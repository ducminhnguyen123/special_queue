==> flow/design.v <==
`timescale 1ns / 1ps
module control(
input clk,
input rst_n,
input push,
input pop, 
input full,
input empty,
output reg[1:0] flag
    );
always@(*)
begin
if(!rst_n)
begin
    flag <= 2'b00;
end
else
    if((empty == 0 && full == 0 && push == 0 && pop == 0) || (full == 0 && empty == 1 && push == 0) || (full == 1 && empty == 0 && pop == 0))
    begin
        flag <= 2'b00;
    end
    else if((empty == 0 && full == 0 && push == 1 && pop == 0) || (full == 0 && empty == 1 && push == 1))
    begin
        flag <= 2'b01;
    end
    else if((empty == 0 && full == 0 && push == 0 && pop == 1) || (empty == 0 && full == 1 && push == 0 && pop == 1))
    begin
        flag <= 2'b10; 
    end
    else
    begin
        flag <= 2'b11;
    end
end
endmodule
`timescale 1ns / 1ps
module decode(
input [3:0] rd_sel,
output reg [1:0] dec_rd_sel_o
    );
always @(rd_sel)
case(rd_sel)
    4'b0001 : dec_rd_sel_o = 2'd0;
    4'b0010 : dec_rd_sel_o = 2'd1;
    4'b0100 : dec_rd_sel_o = 2'd2;
    4'b1000 : dec_rd_sel_o = 2'd3;
    default : dec_rd_sel_o = 2'dx;
endcase
endmodule
`timescale 1ns / 1ps
module queue(
clk, rst_n, push, pop, rd_sel, data_in, data_out, full, empty
    );
input clk;
input rst_n;
input push;
input pop;
input [3:0] rd_sel;
input [5:0] data_in;
output wire[5:0] data_out;
output wire full;
output wire empty;
wire [1:0] flag;
wire [1:0] dec_rd_sel_o;
control ctr2q(.clk(clk), .rst_n(rst_n), .push(push), .pop(pop), .full(full), .empty(empty), .flag(flag));
decode dec2q(.rd_sel(rd_sel), .dec_rd_sel_o(dec_rd_sel_o));
queue_data queda2o(.clk(clk), .rst_n(rst_n), .data_in(data_in), .dec_rd_sel_o(dec_rd_sel_o), .flag(flag), .full(full), .empty(empty), .data_out(data_out));
endmodule
`timescale 1ns / 1ps
`timescale 1ns / 1ps
module queue_data( 
input clk,
input rst_n,
input [5:0] data_in,
input [1:0] dec_rd_sel_o,
input [1:0] flag,
output reg [5:0] data_out,
output reg full,
output reg empty
    );
parameter QUEUE_DEPTH = 3'd4,
          DATA_WIDTH = 3'd6;
reg [DATA_WIDTH - 1 : 0] dat [0: QUEUE_DEPTH - 1]; 
reg [2 : 0] rear = 3'd0;
reg [2 : 0] i = 3'd0;
reg [2 : 0] mem1 = 3'd0;
always @(posedge clk or negedge rst_n)
begin
if(!rst_n)
begin
    dat[0] <= 6'b000000;
    dat[1] <= 6'b000000;
    dat[2] <= 6'b000000;
    dat[3] <= 6'b000000;
    full <= 0;
    empty <= 1;
    data_out <= 6'b000000;
    mem1 <= 0;
    rear <= 0;
end
else
begin
if(flag == 2'b01 || (flag == 2'b11 && dat[dec_rd_sel_o] == 0))
begin
    mem1 <= rear;
end
else if(flag == 2'b10)
begin
    if(rear > 1)
        mem1 <= rear - 2;
    else if(rear == 1)
    begin
        mem1 <= rear - 1;
    end
    else
        mem1 <= rear;
end
else
    mem1 <= mem1;
case(flag)
    2'b00:
    begin
        data_out <= 6'b000000;
    end
    2'b01:  
    begin
        data_out <= 6'b000000;
        if(rear < QUEUE_DEPTH - 1)
        begin
            dat[rear] <= data_in;
            rear <= rear + 1;
            full <= 0;
            empty <= 0;
        end
        else if(rear == QUEUE_DEPTH - 1)
        begin
            dat[rear] <= data_in;
            rear <= rear + 1;
            full <= 1;
            empty <= 0;
        end
        else
        begin 
            full <= 1;
            empty <= 0;
        end
    end
    2'b10: 
    begin
        if(dat[dec_rd_sel_o] == 0)
        begin
            rear <= rear;
            data_out <= 0;
        end
        else
        begin
            rear <= rear - 1;
            if(rear > 1)
            begin
                data_out <= dat[dec_rd_sel_o];
                i <= 0;
                for(i = 0; i < QUEUE_DEPTH; i = i + 1)
                begin
                    if(i >= dec_rd_sel_o && i < QUEUE_DEPTH - 1)
                    begin
                        dat[i] <= dat[i + 1];
                        empty <= 0;
                        full <= 0;
                    end
                    else if(i == QUEUE_DEPTH - 1)
                    begin
                        dat[i] <= 0;
                        empty <= 0;
                        full <= 0;
                    end
                    else
                    begin
                        empty <= 0;
                        full <= 0;
                    end
                end
        end
            else if(rear == 1)
            begin
                if(dec_rd_sel_o == 0)
                begin
                    data_out <= dat[dec_rd_sel_o];
                    dat[dec_rd_sel_o] <= 0;
                    empty <= 1;
                    full <= 0;
                end
                else
                begin
                    data_out <= 0;
                    empty <= 0;
                    full <= 0;
                end
            end
            else
            begin
                empty <= 1;
                full <= 0;
            end    
        end
    end
    default:
    begin
        if(dat[dec_rd_sel_o] == 0)
        begin
            data_out <= 6'b000000;
            if(rear < QUEUE_DEPTH - 1)
            begin
                dat[rear] <= data_in;
                rear <= rear + 1;
                full <= 0;
                empty <= 0;
            end
            else if(rear == QUEUE_DEPTH - 1)
            begin
                dat[rear] <= data_in;
                rear <= rear + 1;
                full <= 1;
                empty <= 0;
            end
            else
            begin 
                full <= 1;
                empty <= 0;
            end
        end
        else
        begin
            if(rear != 0)
            begin
                data_out <= dat[dec_rd_sel_o];
                i <= 0;
                for(i = 0; i < QUEUE_DEPTH; i = i + 1)
                begin
                    if(i >= dec_rd_sel_o && i < QUEUE_DEPTH - 1)
                    begin
                        dat[i] <= dat[i + 1];
                    end
                    else if(i == QUEUE_DEPTH - 1)
                    begin
                        dat[i] <= 0;
                    end
                    else
                    begin
                        empty <= 0;
                    end
                end
            end
            else
            begin
                empty <= 1;
                full <= 0;
            end
            if(mem1 < QUEUE_DEPTH - 1)
                begin
                dat[mem1] <= data_in;
                full <= 0;
                empty <= 0;
            end
            else if(mem1 == QUEUE_DEPTH - 1)
            begin
                dat[mem1] <= data_in;
                full <= 1;
                empty <= 0;
            end
            else
            begin
                full <= 1;
                empty <= 0;
            end
        end
    end
    endcase
end 
end
endmodule
# [From RTL to reports: queue]
# Tool output for the design above, in the order of the flow.
# Line numbers count from 1 in the design file above.
# Operators carry their Yosys type and port widths (W data, S select, Z words).
# Library cell names are shortened.
# Not given: n/a
[inputs] top="queue" clock="clk" library="sky130hd" lib_corner="tt_025C_1v80"

# [Word level]
# Source: Yosys, flattened and elaborated. Widths are those after wreduce. Registers that Yosys merges into a memory's read port (data or address) are not register bits. Print and check cells do not count. Equal cells are merged and count once.
[word_totals] regBits=38 output_inout_bits=8 input_bits=14 wordCells=180
[op_classes] n_mux=92 n_logic=5 eq_ne=26 cmp=6 addsub=3 n_reduce_logical=39
[ops] operator="$mux W6" n=62
[ops] operator="$pmux W6 S3" n=4
[ops] operator="$pmux W6 S4" n=1
[ops] operator="$mux W3" n=8
[ops] operator="$logic_not A6 Y1" n=3
[ops] operator="$eq A2 B2 Y1 const B" n=8
[ops] operator="$ne A3 B3 Y1 const B" n=5
[ops] operator="$reduce_and A5 Y1" n=3
[ops] operator="$logic_and A1 B1 Y1" n=14
[ops] operator="$pmux W6 S2" n=1
[ops] operator="$pmux W3 S3" n=1
[ops] operator="$mux W1" n=9
[ops] operator="$eq A2 B1 Y1 const B" n=4
[ops] operator="$logic_not A2 Y1" n=4
[ops] operator="$pmux W2 S4" n=1
[ops] operator="$lt A3 B2 Y1 const B" n=2
[ops] operator="$eq A3 B2 Y1 const B" n=2
[ops] operator="$reduce_bool A3 Y1" n=2
[ops] operator="$mux W2" n=3
[ops] operator="$logic_or A1 B1 Y1" n=5
[ops] operator="$not A1 Y1" n=5
[ops] operator="$ge A1 B2 Y1 const A" n=2
[ops] operator="$reduce_and A2 Y1" n=2
[ops] operator="$eq A4 B1 Y1 const B" n=1
[ops] operator="$eq A4 B2 Y1 const B" n=1
[ops] operator="$eq A4 B3 Y1 const B" n=1
[ops] operator="$eq A4 B4 Y1 const B" n=1
[ops] operator="$ne A4 B4 Y1 const B" n=1
# Not listed: further kinds 15, cells in them 15.

# [Longest topological paths]
# Longest topological path by Yosys (ltp), each cell counted once; first at word level (registers and memories cut), then after technology mapping (sequential cells cut; the memories' decode and read muxes count).
[logic_depth] word_depth=15 abc_area=1 mapped_depth=16 mapped_depth_nobuf=14

# [Synthesis result]
# Yosys stat after the flow's synthesis: flattened, memories mapped to cells. It holds for the ABC_AREA given above (unset counts as 0); a run with the other value may have another netlist.
# The area totals of this step are shown rounded.
[mapped] mapped_cells=700 yosys_area_mm2=0.0041 seqArea_mm2=0.00095 buf_cells=30 flip_flops=38
[types] type="nand2_1" n=248 type_area_um2=930.893
[types] type="dfrtp_1" n=37 type_area_um2=925.888
[types] type="o21ai_0" n=57 type_area_um2=285.274
[types] type="nand3_1" n=56 type_area_um2=280.269
[types] type="inv_1" n=60 type_area_um2=225.216
[types] type="nand4_1" n=35 type_area_um2=218.96
[types] type="a21oi_1" n=43 type_area_um2=215.206
[types] type="nor2_1" n=54 type_area_um2=202.694
[types] type="ha_1" n=12 type_area_um2=150.144
[types] type="clkbuf_1" n=20 type_area_um2=75.072
[types] type="nor2_4" n=5 type_area_um2=56.304
[types] type="o22a_1" n=6 type_area_um2=52.55
[types] type="inv_2" n=11 type_area_um2=41.29
[types] type="nand4_2" n=3 type_area_um2=37.536
[types] type="o22ai_1" n=6 type_area_um2=37.536
[types] type="nand2_2" n=5 type_area_um2=31.28
[types] type="or2_2" n=5 type_area_um2=31.28
[types] type="a22oi_1" n=4 type_area_um2=30.029
# Other cell types: 19; their cells: 33.

# [Worst setup path after synthesis]
# Path of least setup slack by OpenSTA after synthesis, without wires, with an ideal clock, recovery checks aside; 20% of the period is set as input and as output delay. Where synthesis merged equal registers, the netlist keeps one of their names.
[synth_timing] path_kind="input port to flip-flop" start="input port pop" end="register queda2o.dat[1][0]" input_delay_ns=0.664 slack_ns=0.673 delay_ns=1.983 t_first_pin_ns=0.664 stages=14 tclk_ns=3.32 arrival_time_ns=2.582 n_path_buf=1 setup_ns=0.065 required_ns=3.255 synth_period_reached_ns=2.647
# "delay_ns" = arrival - input delay + setup time.
# "stages" counts driving pins, that of a launching flip-flop among them; a cell with two outputs on the path counts twice.
# "synth_period_reached_ns" = period - worst setup slack (recovery checks aside). The figure is calculated, with input and output delays left at 20% of the set period.
# Between the ends stands the longest chain of elaborated cells between them, by number of cells; it is not shown to be the way that was timed. Of several equally long chains one is given.
# Each line given opens the expression or statement behind the cell; cells for indexed reads and writes are added by Yosys, which also makes memories of some case tables.
# At most two assigning lines are given for a register; there are more.
[synth_via] path_cell_list="inv_1 > o21ai_0 > o21a_1 > inv_1 > ha_1 > clkinv_1 > nor3_2 > inv_2 > clkbuf_1 > o22ai_1 > inv_2 > nand2_1 > nand2_1 > nand2_1" elab_chain_cells=12 cells_between=31 cone_classes="6 x eq/ne; 9 x mux; 2 x logic; 14 x reduce/logical"
[synth_rtl] element="start, declared" line=57 text="input pop;"
[synth_rtl] element="$logic_and A1 B1 Y1" line=26 text="else if((empty == 0 && full == 0 && push == 0 && pop == 1) || (empty == 0 && full == 1 && push == 0 && pop == ..."
[synth_rtl] element="$logic_or A1 B1 Y1" line=26
[synth_rtl] element="$mux W1" line=26
[synth_rtl] element="$mux W2" line=22 text="else if((empty == 0 && full == 0 && push == 1 && pop == 0) || (full == 0 && empty == 1 && push == 1))"
[synth_rtl] element="$mux W2" line=18 text="if((empty == 0 && full == 0 && push == 0 && pop == 0) || (full == 0 && empty == 1 && push == 0) || (full == 1 ..."
[synth_rtl] element="$mux W2" line=13 text="if(!rst_n)"
[synth_rtl] element="$logic_not A2 Y1" line=120 text="case(flag)"
[synth_rtl] element="$reduce_or A3 Y1"
[synth_rtl] element="$mux W6" line=120
[synth_rtl] element="$logic_not A6 Y1" line=208 text="if(dat[dec_rd_sel_o] == 0)"
[synth_rtl] element="$mux W6" line=208
[synth_rtl] element="$pmux W6 S3" line=120
[synth_rtl] element="end, assigned" line=130 text="dat[rear] <= data_in;"
[synth_rtl] element="end, assigned" line=137 text="dat[rear] <= data_in;"
[synth_rtl] element="end, declared" line=83 text="reg [DATA_WIDTH - 1 : 0] dat [0: QUEUE_DEPTH - 1];"

# [Worst path after layout]
# Path of least setup slack in the final report of job 1 (OpenROAD, finished layout, wires in). Where an end is a register, its clock arrival counts in the times.
[layout_timing] path_kind="input port to flip-flop" start="input port rd_sel[2]" end="register queda2o.dat[0][5]" stages=16 n_path_buf=2 slack_ns=0.51 t_first_pin_ns=0.74 input_delay_ns=0.74 setup_ns=0.06 tclk_ns=3.72 required_ns=3.97 arrival_time_ns=3.45
# Between the ends stands the longest chain of elaborated cells between them, by number of cells; it is not shown to be the way that was timed. Of several equally long chains one is given.
# At most two assigning lines are given for a register; there are more.
[layout_via] path_cell_list="clkdlybuf4s50_1 > inv_2 > nor2_4 > nand2_2 > nand3_4 > inv_4 > nand2_2 > nand2_2 > nor2_8 > nand3_2 > buf_4 > nand2_1 > nand3_1 > nand2_1 > nand2_1 > nand2_1" elab_chain_cells=10 cells_between=29 cone_classes="1 x compare; 9 x eq/ne; 15 x mux; 4 x reduce/logical"
[layout_rtl] element="start, declared" line=58 text="input [3:0] rd_sel;"
[layout_rtl] element="$eq A4 B4 Y1" line=42 text="case(rd_sel)"
[layout_rtl] element="$pmux W2 S4" line=42
[layout_rtl] element="$ge A1 B2 Y1" line=239 text="if(i >= dec_rd_sel_o && i < QUEUE_DEPTH - 1)"
[layout_rtl] element="$mux W6" line=239
[layout_rtl] element="$mux W6" line=233 text="if(rear != 0)"
[layout_rtl] element="$mux W6" line=266 text="dat[mem1] <= data_in;"
[layout_rtl] element="$mux W6" line=264 text="else if(mem1 == QUEUE_DEPTH - 1)"
[layout_rtl] element="$mux W6" line=258 text="if(mem1 < QUEUE_DEPTH - 1)"
[layout_rtl] element="$mux W6" line=208 text="if(dat[dec_rd_sel_o] == 0)"
[layout_rtl] element="$pmux W6 S3" line=120 text="case(flag)"
[layout_rtl] element="end, assigned" line=130 text="dat[rear] <= data_in;"
[layout_rtl] element="end, assigned" line=137 text="dat[rear] <= data_in;"
[layout_rtl] element="end, declared" line=83 text="reg [DATA_WIDTH - 1 : 0] dat [0: QUEUE_DEPTH - 1];"

# Top module queue; platform sky130hd; tools Yosys and OpenROAD; 2 stored runs in no particular order. Input and output delays are each 20% of the period that was set; the output load is 0.01 pF.
# "period_reached_ns" means the clock period less the worst setup slack. The figure is calculated, with input and output delays left at 20% of the set period.
# "worstPathTime_ns" is the time allowed to the run's worst setup path (the clock period less input and output delay, where it has them) less its slack. Clock arrival times count: a late capture clock shortens it, a late launch clock lengthens it.
# "design_power_mw" is the tool's figure for a default switching activity; nothing was simulated.
# Measured values are rounded.
run="job 1" settings period_ns=3.72 CORE_UTILIZATION=70 SETUP_SLACK_MARGIN=-0.35 PLACE_DENSITY_LB_ADDON=0.1 CORE_ASPECT_RATIO=1.36 TNS_END_PERCENT=10 ABC_AREA=1 GPL_ROUTABILITY_DRIVEN=0 CAP_MARGIN=40 SLEW_MARGIN=5 MAX_ROUTING_LAYER="met4" CORE_MARGIN=2
run="job 1" results worst_setup_slack_ns=0.51 final_stdcell_area_mm2=0.0045 yosys_chip_area_mm2=0.0041 worstPathTime_ns=2.46 timing.worst_path_kind="input port to flip-flop" utilization_pct=79 design_power_mw=3.9 tns_setup_ns=0.000 period_reached_ns=3.205 final_die_area_mm2=0.0065
run="job 2" settings period_ns=1.79 CAP_MARGIN=20 CORE_MARGIN=2 CORE_UTILIZATION=40 SLEW_MARGIN=20
run="job 2" results worst_setup_slack_ns=-0.67 final_stdcell_area_mm2=0.0058 yosys_chip_area_mm2=0.0038 worstPathTime_ns=2.46 timing.worst_path_kind="flip-flop to flip-flop" utilization_pct=62 design_power_mw=11 tns_setup_ns=-21 period_reached_ns=2.459 final_die_area_mm2=0.01
